==> flow/design.v <==
`timescale 1ns / 1ps
module decode32(read_data_1,read_data_2,Instruction,mem_data,ALU_result,
                 Jal,RegWrite,MemtoReg,RegDst,Sign_extend,clock,reset,opcplus4);
    input[31:0]  Instruction;                
    input[31:0]  mem_data;   				 
    input[31:0]  ALU_result;   				 
    input        Jal;                        
    input        RegWrite;                   
    input        MemtoReg;                   
    input        RegDst;             
    input		 clock,reset;                
    input[31:0]  opcplus4;                   
    output[31:0] Sign_extend;                
    output[31:0] read_data_1;                
    output[31:0] read_data_2;                
    reg[31:0] register[0:31];  
    wire R_format = (Instruction[31:26] == 6'b0)?1:0;
    wire J_format = (Instruction[5:0] == 2 || Instruction[5:0] == 3)?1:0;
    wire I_format = (!R_format && !J_format)?1:0;
    wire[4:0] read_reg1 = Instruction[25:21];
    wire[4:0] read_reg2 = Instruction[20:16];
    wire[4:0] rd = Instruction[15:11];
    wire[4:0] write_reg = (Jal)?5'b11111:(RegDst)?rd:read_reg2; 
    wire is_addi = (Instruction[31:26] == 6'b00_1100)?1:0;
    wire is_ori = (Instruction[31:26] == 6'b00_1101)?1:0;
    wire is_xori = (Instruction[31:26] == 6'b00_1110)?1:0;
    wire is_sltiu = (Instruction[31:26] == 6'b00_1011)?1:0;
    integer i;
    always @(posedge clock) begin
        if(reset) begin
            for(i = 0; i < 32; i=i+1)
                register[i] <= 32'b0;
        end   
        if(RegWrite && write_reg) begin
            if(Jal)
                register[write_reg] <= opcplus4;
            else if(MemtoReg)
                register[write_reg] <= mem_data;
            else
                register[write_reg] <= ALU_result;
        end
    end
    assign Sign_extend = (is_addi || is_ori || is_xori || is_sltiu)?{16'b0,Instruction[15:0]}:{{16{Instruction[15]}},Instruction[15:0]};  
    assign read_data_1 = register[read_reg1];
    assign read_data_2 = register[read_reg2];
endmodule
# Reports on decode32
# Tool output for the design above, in the order of the flow.
# Lines are those of the file above, counted from 1.
# Cell names lack the library's common part.
# Not given: --
[design] design="decode32" clock="clock" cell_library="sky130hd" corner="tt_025C_1v80"

# Elaborated design
# Counts by Yosys on the flattened word-level netlist (proc, flatten, opt, wreduce; memories kept). Register bits leave out memories and registers merged into their read ports (data or address); mux counts leave out enables and synchronous resets folded into registers. Print and check cells are left out. Cells with the same type and inputs are merged into one.
# Memory sizes are those after Yosys's memory passes, which may raise the word count (mostly to a power of two), join words into wider ones and drop unused or constant bits.
[word_totals] reg_bits=0 ramBits=1024 n_memories=1 inputBits=134 word_cells=37
[mem_list] memory="register" size=32 width=32 line_no=16 text="reg[31:0] register[0:31];"
[op_classes] eq_ne=4 n_mux=26 n_logic=2 n_reduce_logical=4
[ops] cell="2-to-1 mux 32 bit" n=11
[ops] cell="== test 6 x 4 -> 1 bit (second input constant)" n=4
[ops] cell="2-to-1 mux 1 bit" n=13
[ops] cell="2-to-1 mux 5 bit" n=2
[ops] cell="logical AND 1 x 5 -> 1 bit" n=1
[ops] cell="logical OR 1 bit" n=3
[ops] cell="bitwise OR 1 bit" n=2

# Depth
# Longest topological path by Yosys (ltp), each cell counted once; first at word level (registers and memories cut), then after technology mapping (sequential cells cut; the memories' decode and read muxes count).
[depth] word_depth=6 abc_area=0 mapped_depth=8 mapped_depth_nobuf=4

# After synthesis
# Yosys stat after the flow's synthesis: flattened, memories mapped to cells. It holds for the ABC_AREA given above (unset counts as 0); a run with the other value may have another netlist.
# The area totals of this step are shown rounded.
[mapped] cells=3521 synth_area_um2=51460 sequential_area_um2=30750 ff_cells=1024
[by_type] cell="edfxtp_1" n=1024 area_total_um2=3.07E+04
[by_type] cell="mux4_2" n=512 area_total_um2=1.15E+04
[by_type] cell="nor2_1" n=966 area_total_um2=3.63E+03
[by_type] cell="o22ai_1" n=256 area_total_um2=1.6E+03
[by_type] cell="clkbuf_1" n=286 area_total_um2=1073.53
[by_type] cell="buf_2" n=83 area_total_um2=415.398
[by_type] cell="nor4_1" n=65 area_total_um2=406.64
[by_type] cell="mux2i_1" n=34 area_total_um2=340.326
[by_type] cell="a211oi_1" n=32 area_total_um2=240.23
[by_type] cell="buf_4" n=32 area_total_um2=240.23
[by_type] cell="nand2b_1" n=34 area_total_um2=212.704
[by_type] cell="a21oi_1" n=37 area_total_um2=185.178
[by_type] cell="nand2_1" n=38 area_total_um2=142.637
[by_type] cell="inv_1" n=34 area_total_um2=127.622
[by_type] cell="nand4_1" n=14 area_total_um2=87.584
[by_type] cell="nand3_1" n=16 area_total_um2=80.077
[by_type] cell="or3b_2" n=9 area_total_um2=78.826
[by_type] cell="nand3b_1" n=10 area_total_um2=75.072
# Other cell types: 16; their cells: 39.

# Worst setup path after synthesis
# Path of least setup slack by OpenSTA after synthesis, without wires, with an ideal clock, recovery checks aside; 20% of the period is set as input and as output delay. Where synthesis merged equal registers, the netlist keeps one of their names.
[synth_path] path_kind="input to register" start="input RegDst" end="memory register[13][0]" clock_period_ps=3650 in_delay_ps=730 t_first_pin_ps=730 t_arrival_ps=2842 slack_ps=414 delay_ps=2506 path_stages=6 synth_period_reached_ps=3236
# "delay_ps" = arrival - input delay + setup time.
# "path_stages" counts driving pins, that of a launching flip-flop among them; a cell with two outputs on the path counts twice.
# "synth_period_reached_ps" is the clock period less the worst setup slack; recovery checks do not enter. This is arithmetic on one report: input and output delays are still those of the set period (20% each).
# Between the ends stands the longest chain of elaborated cells between them, by number of cells; it is not shown to be the way that was timed. Of several equally long chains one is given.
# Each line given opens the expression or statement behind the cell; cells for indexed reads and writes are added by Yosys, which also makes memories of some case tables.
# Only ways into the end's enable, where the timed path ends, are counted here.
[synth_via] path_cell_list="buf_2 > buf_4 > mux2i_1 > nor4b_2 > nand3_1 > nand2b_1" elab_chain_len=6 cells_between=8 lines_between=2
[synth_lines] element="start: declaration" line_no=10 text="input        RegDst;"
[synth_lines] element="2-to-1 mux 5 bit (2 in a row)" line_no=23 text="wire[4:0] write_reg = (Jal)?5'b11111:(RegDst)?rd:read_reg2;"
[synth_lines] element="logical AND 1 x 5 -> 1 bit" line_no=34 text="if(RegWrite && write_reg) begin"
[synth_lines] element="2-to-1 mux 1 bit" line_no=34
[synth_lines] element="bitwise OR 1 bit (2 in a row)"
[synth_lines] element="end: declaration" line_no=16 text="reg[31:0] register[0:31];"

# Timing after layout
# From the final timing report of flow run 1: the path of least setup slack in the routed layout; clock arrival at registers is part of the times.
# The report prints the path's times to 10 ps; the period is as set.
[layout_path] path_kind="register to output" start="memory register[14][30]" end="output read_data_2[30]" clock_period_ps=2650 output_delay_ps=530 t_first_pin_ps=730 t_arrival_ps=2340 slack_ps=-220 path_stages=7
# Between the ends stands the longest chain of elaborated cells between them, by number of cells; it is not shown to be the way that was timed. Of several equally long chains one is given.
# The chain passes a memory read, where the word-level depth is cut; so it can be longer than that depth.
[layout_via] path_cell_list="edfxtp_1 > buf_4 > mux4_2 > o22ai_4 > buf_6 > nor4_2 > buf_4" elab_chain_len=1 cells_between=1 lines_between=1
[layout_lines] element="start: declaration" line_no=16 text="reg[31:0] register[0:31];"
[layout_lines] element="memory (32 x 32 bit)" line_no=16
[layout_lines] element="end: declaration" line_no=15 text="output[31:0] read_data_2;"

Design decode32 on sky130hd. What follows are 2 stored runs of the flow, each under its own settings; their order means nothing. The constraints put input and output delay at 20% of the set period each and load the outputs with 0.01 pF.
"achieved clock period": clock period set for the run, less the worst setup slack. It is reckoned from that one timing run; input and output delays stay at 20% of the period that was set.
"worst setup path time" means the part of the period allowed to the worst setup path (the constraints hold back 20% at inputs and 20% at outputs) less its slack; where the path has registers, the arrival times of their clocks count too.
"power" rests on the timing tool's default activity at the inputs, not on a simulated workload.
"worst setup path time" is given in steps of 10 ps.
Results are given in rounded form.
[flow run 1] settings: period_ns=2.65, CORE_UTILIZATION=47, SETUP_SLACK_MARGIN=0.35, PLACE_DENSITY_LB_ADDON=0.08, CORE_ASPECT_RATIO=1.64, CORE_MARGIN=6, CELL_PAD_IN_SITES_DETAIL_PLACEMENT=1, TNS_END_PERCENT=60, CTS_CLUSTER_DIAMETER=295, CAP_MARGIN=35, MIN_ROUTING_LAYER=met1, MAX_ROUTING_LAYER=met5, SLEW_MARGIN=20
[flow run 1] result: chip area after synthesis (Yosys) 51460 um2, die area 117800 um2, standard-cell area of the final layout 69310 um2, utilization 64.2 %, worst setup slack after layout -217 ps, total negative slack -7391 ps, worst hold slack 449 ps, power 41560 µW, achieved clock period 2867 ps, worst setup path time 2340 ps, worst setup path kind register to output
[flow run 2] settings: period_ns=4.6, CORE_UTILIZATION=68, SETUP_SLACK_MARGIN=1.25, PLACE_DENSITY_LB_ADDON=0.03, CORE_ASPECT_RATIO=1.39, CELL_PAD_IN_SITES_GLOBAL_PLACEMENT=0, TNS_END_PERCENT=20, GPL_TIMING_DRIVEN=1, CTS_CLUSTER_DIAMETER=366, CAP_MARGIN=25, MAX_ROUTING_LAYER=met4, CORE_MARGIN=2, SLEW_MARGIN=20
[flow run 2] result: chip area after synthesis (Yosys) 51460 um2, die area 77920 um2, standard-cell area of the final layout 64730 um2, utilization 86.6 %, worst setup slack after layout 878 ps, total negative slack 0 ps, worst hold slack 820 ps, power 23390 µW, achieved clock period 3722 ps, worst setup path time 1880 ps, worst setup path kind input to output
